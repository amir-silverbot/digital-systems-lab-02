==> flow/design.v <==
`timescale 1ns/1ns
module Controller (
    input clk, rst, clk_en, co1, co2, cod, serIn,
    output reg clear, cnt1_en, cnt2_en, cntd_en, ldcntd, sh_en, shd_en, seroutvalid, done
);
    parameter [1:0] IDLE = 2'd0, GETPORT = 2'd1, DATANUM = 2'd2, SHOW = 2'd3;
	reg [1:0] ps, ns = 2'd0;
    always @* begin
        ns = IDLE;
        case (ps)
            IDLE: ns = serIn ? IDLE : GETPORT;
            GETPORT: ns = co1 ? DATANUM : GETPORT;
            DATANUM: ns = co2 ? SHOW : DATANUM;
            SHOW: ns = cod ? IDLE : SHOW;
            default: ns = IDLE;
        endcase
    end
    always @* begin
        cnt1_en = 0;
        cnt2_en = 0;
        cntd_en = 0;
        ldcntd = 0;
        sh_en = 0;
        shd_en = 0;
        seroutvalid = 0;
        done = 0;
        clear = 0;
        case (ps)
            IDLE: begin
                done = 1;
                clear = 1;
            end
            GETPORT: begin
                sh_en = 1;
                cnt1_en = 1;
            end
            DATANUM: begin
                cnt2_en = 1;
                ldcntd = 1;
                shd_en = 1;
            end
            SHOW: begin
                cntd_en = 1;
                seroutvalid = 1;
            end
        endcase
    end
    always @(posedge clk, posedge rst) begin
		if (rst) ps <= 2'b0;
		else if (clk_en) ps <= ns;
	end
endmodule
`timescale 1ns/1ns
module DataNumCnt(
	input clk, rst, clk_en, enable, clear,
	output cout
);
	reg [2:0] count;
	assign cout = (count == 3'd4) ? 1 : 0;
	always @(posedge clk, posedge rst) begin
		if (rst) count = 3'd0;
		else if (clear) count = 3'd0;
		else if (cout & enable & clk_en) count = 3'd0;
		else if (enable & clk_en) count = count + 1;
	end
endmodule
`timescale 1ns/1ns
module DataNumShr (
    input clk, rst, clk_en, enable, serIn, clear,
    output reg [3:0] num_data
);
    always @(posedge clk, posedge rst) begin
		if (rst) num_data = 4'd0;
		else if (clear) num_data = 4'd0;
		else if (enable & clk_en) begin
			num_data = num_data << 1;
			num_data[0] = serIn;
		end
	end
endmodule
`timescale 1ns/1ns
module DataTransCnt(
	input clk, rst, clk_en, enable, load, clear,
	input [3:0] num_data,
	output cout,
	output [3:0] out
);
	reg [4:0] count;
	assign cout = (count == 5'd0) ? 1 : 0;
	assign out = count[3:0];
	always @(posedge clk, posedge rst) begin
		if (rst) count = 5'd31;
		else if (clear) count = 5'd31;
		else if (load & clk_en) count = {1'b0, num_data};
		else if (cout & enable & clk_en) count = 5'd31;
		else if (enable & clk_en) count = count - 1;
	end
endmodule
module DataPath(
    input clk, rst, clk_en, serIn, clear,
    input cnt1_en, cnt2_en, cntd_en, ldcntd, sh_en, shd_en,
    output [1:0] portNumOut,
    output p0, p1, p2, p3, cod, co1, co2,
    output [6:0] ssdOut
);
    wire [3:0] dataNumShrOut, dataTransCntOut;
    PortNumShr shrPort(clk, rst, clk_en, sh_en, serIn, clear, portNumOut);
    Demux demux(serIn, portNumOut, p0, p1, p2, p3);
    PortCnt cntPort(clk, rst, clk_en, cnt1_en, clear, co1);
    DataNumCnt cntDataNum(clk, rst, clk_en, cnt2_en, clear, co2);
    DataNumShr shrDataNum(clk, rst, clk_en, shd_en, serIn, clear, dataNumShrOut);
    DataTransCnt cntDataTrans(clk, rst, clk_en, cntd_en, ldcntd, clear, dataNumShrOut, cod, dataTransCntOut);
    SSD ssd(dataTransCntOut, ssdOut);
endmodule
`timescale 1ns/1ns
module Demux(
	input data,
	input [1:0] select,
	output reg p0, p1, p2, p3
);
	always @* begin
		p0 = 0; p1 = 0; p2 = 0; p3 = 0;
		case(select)
			2'd0: p0 = data;
			2'd1: p1 = data;
			2'd2: p2 = data;
			2'd3: p3 = data;
		endcase
	end
endmodule
`timescale 1ns/1ns
module MSSD (
    input clk, rst, serIn, clkPB,
    output p0, p1, p2, p3, done, seroutvalid,
    output [6:0] ssd
);
    wire clk_en, clear, cnt1_en, cnt2_en, cntd_en, ldcntd, sh_en, shd_en, cod, co1, co2;
    wire [1:0] portNumOut;
    DataPath datapath(clk, rst, clk_en, serIn, clear, cnt1_en, cnt2_en, cntd_en, ldcntd, sh_en, shd_en, portNumOut, p0, p1, p2, p3, cod, co1, co2, ssd);
    Controller controller(clk, rst, clk_en, co1, co2, cod, serIn, clear, cnt1_en, cnt2_en, cntd_en, ldcntd, sh_en, shd_en, seroutvalid, done);
    assign clk_en = 1;
endmodule
`timescale 1ns/1ns
module PortCnt(
	input clk, rst, clk_en, enable, clear,
	output cout
);
	reg [1:0] count;
	assign cout = (count == 2'd2) ? 1 : 0;
	always @(posedge clk, posedge rst) begin
		if (rst) count = 2'd0;
		else if (clear) count = 2'd0;
		else if (cout & enable & clk_en) count = 2'd0;
		else if (enable & clk_en) count = count + 1;
	end
endmodule
`timescale 1ns/1ns
module PortNumShr(
	input clk, rst, clk_en, enable, serIn, clear,
	output reg [1:0] port_num
);
	always @(posedge clk, posedge rst) begin
		if (rst) port_num = 2'd0;
		else if (clear) port_num = 2'd0;
		else if (enable & clk_en) begin
			port_num = port_num << 1;
			port_num[0] = serIn;
		end
	end
endmodule
`timescale 1ns/1ns
module SSD(
    input [3:0] dataTransCntOut,
    output reg [6:0] ssdOut
);
    always @* begin
        case (dataTransCntOut)
            4'h0: ssdOut = 7'h40;
            4'h1: ssdOut = 7'h79;
            4'h2: ssdOut = 7'h24;
            4'h3: ssdOut = 7'h30;
            4'h4: ssdOut = 7'h19;
            4'h5: ssdOut = 7'h12;
            4'h6: ssdOut = 7'h02;
            4'h7: ssdOut = 7'h78;
            4'h8: ssdOut = 7'h00;
            4'h9: ssdOut = 7'h10;
            4'ha: ssdOut = 7'h08;
            4'hb: ssdOut = 7'h03;
            4'hc: ssdOut = 7'h46;
            4'hd: ssdOut = 7'h21;
            4'he: ssdOut = 7'h06;
            4'hf: ssdOut = 7'h0e;
        endcase
    end
endmodule
; ---- Tool chain data of MSSD
; Tool output for the design above, in the order of the flow.
; Line numbers count from 1 in the design file above.
; Library cell names are shortened.
; Not given: --
[setup]
top = MSSD
clock = clk
cell_library = sky130hd
corner = tt_025C_1v80

; ---- Word level
; Source: Yosys, flattened and elaborated, memories not mapped. Widths are those after wreduce. Registers that Yosys merges into a memory's read port (data or address) are not register bits. Print and check cells do not count. Equal cells are merged and count once.
; Memory sizes are those after Yosys's memory passes, which may raise the word count (mostly to a power of two), join words into wider ones and drop unused or constant bits.
[op_classes]
addsub = 3
equal = 8
n_mux = 32
n_reduce_logical = 16
bitwise = 3
[ops]
columns = cell, count
row1 = 3-bit OR reduction, 8
row2 = 5-bit two-way mux, 4
row3 = 1-bit parallel mux with 2-bit select, 8
row4 = 3-bit two-way mux, 4
row5 = 2-bit two-way mux, 6
row6 = 2-bit == test (second input constant), 5
row7 = 2-bit parallel mux with 4-bit select, 1
row8 = 1-bit two-way mux, 8
row9 = 3-bit nonzero test, 2
row10 = 5-bit by 1-bit subtractor with 5-bit output (second input constant), 1
row11 = 5-bit zero test, 1
row12 = 2-bit by 1-bit == test with 1-bit output (second input constant), 2
row13 = 2-bit zero test, 2
row14 = 2-bit nonzero test, 2
row15 = 4-bit nonzero test, 1
row16 = 4-bit two-way mux, 1
row17 = 1-bit AND, 3
row18 = 3-bit by 1-bit adder with 3-bit output (second input constant), 1
row19 = 3-bit == test (second input constant), 1
row20 = 2-bit by 1-bit adder with 2-bit output (second input constant), 1
[word_totals]
ff_bits = 18
memories = 1
rom_bits = 112
wordCells = 69
[memory_table]
columns = name, words, word_bits, read_ports, write_ports, line
row1 = (name not given), 16, 7, 1, 0, 177  ; case (dataTransCntOut)

; ---- Depth
; Longest topological path by Yosys (ltp), each cell counted once; first at word level (registers and memories cut), then after technology mapping (sequential cells cut; the memories' decode and read muxes count).
[depth]
depth_word = 7
abc_area = 0
mapped_depth = 5
ltp_nobuf = 5

; ---- Netlist
; Source: synth_stat.txt of the flow (Yosys; design flattened, memories mapped). It holds for the ABC_AREA given above (unset counts as 0); a run with the other value may have another netlist.
; The area totals of this step are shown rounded.
[mapped]
yosys_area_um2 = 1300
seqArea_um2 = 510
flip_flops = 20
cell_count = 137
[by_type]
columns = type, count
row1 = dfrtp_1, 14
row2 = dfstp_2, 6
row3 = ha_1, 8
row4 = o21ai_0, 13
row5 = a22o_1, 6
row6 = nand2_1, 13
row7 = nor3_1, 7
row8 = nor2b_1, 5
row9 = buf_2, 6
row10 = inv_1, 8
row11 = o22a_1, 3
row12 = a211oi_1, 3
row13 = mux2_2, 2
row14 = mux2i_1, 2
row15 = a211o_1, 2
row16 = a21oi_1, 3
row17 = nand3_1, 3
row18 = nor4b_2, 1
; Not listed: further types 27, cells in them 32.
; The figures by module come from a second, unflattened synthesis with its own total; it is not the netlist above.
[hier_totals]
cells_unflattened = 159
area_unflattened_um2 = 1500
; Each row is one instance without its submodules.
[by_module]
columns = module, n_inst, seq_area_um2, area_um2, n_cells
row1 = DataTransCnt, 1, 130, 390, 44
row2 = SSD, 1, 0.0, 280, 32
row3 = Controller, 1, 100, 220, 22
row4 = DataNumCnt, 1, 75, 200, 20
row5 = DataNumShr, 1, 100, 190, 16
row6 = PortCnt, 1, 50, 130, 11
row7 = PortNumShr, 1, 50, 99, 9
row8 = Demux, 1, 0.0, 38, 4
row9 = MSSD, 1, 0.0, 3.8, 1
row10 = DataPath, 1, 0.0, 0.0, 0

; ---- Timing after synthesis
; Source: OpenSTA report_checks on the synthesized netlist (no wires, ideal clock, input and output delay 20% of the period each), path of least setup slack; recovery checks are left aside. Register names are those of the netlist, which keeps one name where synthesis merged equal registers.
[synth_timing]
kind = register -> output
start = register datapath.cntDataTrans.count[0]
end = output ssd[6]
t_arrival_ns = 1.357
path_buffers = 0
driving_pins = 5
delay_ns = 1.357
setup_slack_ns = 0.299
period_ns = 2.07
t_required_ns = 1.656
out_delay_ns = 0.414
period_less_setup_slack_ns = 1.771
; "delay_ns" is the arrival time less input delay plus setup time.
; At an output port there is no setup time.
; "driving_pins" counts driving pins, that of a launching flip-flop among them; a cell with two outputs on the path counts twice.
; "period_less_setup_slack_ns" = period - worst setup slack (recovery checks aside). The figure is calculated, with input and output delays left at 20% of the set period.
; The rows between start and end are the longest chain of elaborated cells between them; the timing report does not say that the signal goes this way. Where chains are equally long, one stands for them.
; A line is the first line of the expression or statement that the cell stems from. Yosys adds cells for indexed reads and writes and turns some case tables into memories.
; A memory read counts as a cell of the chain, while the word-level depth stops at memories.
; At most two assigning lines are given for a register; there are more.
[synth_via]
cell_sequence = dfstp_2 inv_1 ha_1 ha_1 mux2_2
elab_chain_len = 1
cells_between = 1
[synth_lines]
columns = item, line
row1 = from (decl), 88  ; reg [4:0] count;
row2 = from (assign), 94  ; else if (load & clk_en) count = {1'b0, num_data};
row3 = from (assign), 96  ; else if (enable & clk_en) count = count - 1;
row4 = memory 16 x 7 bit, 177  ; case (dataTransCntOut)
row5 = to (decl), 135  ; output [6:0] ssd

; ---- Worst path after layout
; Path of least setup slack in the final report of flow run 1 (OpenROAD, finished layout, wires in). Where an end is a register, its clock arrival counts in the times.
[layout_timing]
kind = register -> output
start = register datapath.cntDataTrans.count[0]
end = output ssd[6]
driving_pins = 6
out_delay_ns = 0.62
t_required_ns = 2.48
t_arrival_ns = 2.23
setup_slack_ns = 0.25
period_ns = 3.1
path_buffers = 1
; The rows between start and end are the longest chain of elaborated cells between them; the timing report does not say that the signal goes this way. Where chains are equally long, one stands for them.
; A memory read counts as a cell of the chain, while the word-level depth stops at memories.
; At most two assigning lines are given for a register; there are more.
[layout_via]
cell_sequence = dfstp_2 inv_1 ha_1 ha_1 mux2_2 clkdlybuf4s50_1
elab_chain_len = 1
cells_between = 1
[layout_lines]
columns = item, line
row1 = from (decl), 88  ; reg [4:0] count;
row2 = from (assign), 94  ; else if (load & clk_en) count = {1'b0, num_data};
row3 = from (assign), 96  ; else if (enable & clk_en) count = count - 1;
row4 = memory 16 x 7 bit, 177  ; case (dataTransCntOut)
row5 = to (decl), 135  ; output [6:0] ssd

; 2 stored runs of MSSD in the flow (synthesis by Yosys, layout by OpenROAD, sky130hd cells), in arbitrary order. Constraints: input delay and output delay 20% of the set period each, output load 0.01 pF.
; "achieved_period_ns": clock period set for the run, less the worst setup slack. It is reckoned from that one timing run; input and output delays stay at 20% of the period that was set.
; "worst_path_time_ns" = time allowed to the worst setup path (clock period - input delay - output delay, where it has them) - its slack; a late launch clock adds to it, a late capture clock takes from it.
; "power_total_mw": no workload was simulated; the value follows from the tool's default switching activity.
; Results are given in rounded form.

[flow run 1: settings]
period_ns = 3.1
CORE_UTILIZATION = 21
ABC_AREA = 0
CTS_CLUSTER_SIZE = 39
CTS_CLUSTER_DIAMETER = 190
CAP_MARGIN = 30
SLEW_MARGIN = 40
MIN_ROUTING_LAYER = met2
CORE_MARGIN = 2
[flow run 1: results]
ys_area_um2 = 1300
total_die_area_um2 = 6800
post_route_stdcell_area_um2 = 1600
layout_utilization_pct = 26
timing.setup.ws_ns = 0.25
setupTns_ns = 0.000
hold_ws_ns = 0.50
power_total_mw = 1.5
achieved_period_ns = 2.854
worst_path_time_ns = 2.23
path_kind = register -> output

[flow run 2: settings]
period_ns = 2.01
CORE_UTILIZATION = 67
SETUP_SLACK_MARGIN = 0.43
PLACE_DENSITY_LB_ADDON = 0.04
CORE_MARGIN = 9
CELL_PAD_IN_SITES_GLOBAL_PLACEMENT = 0
GPL_ROUTABILITY_DRIVEN = 1
CTS_CLUSTER_SIZE = 29
CAP_MARGIN = 25
SLEW_MARGIN = 20
[flow run 2: results]
outcome = incomplete, clock tree synthesis halted on DPL-0033
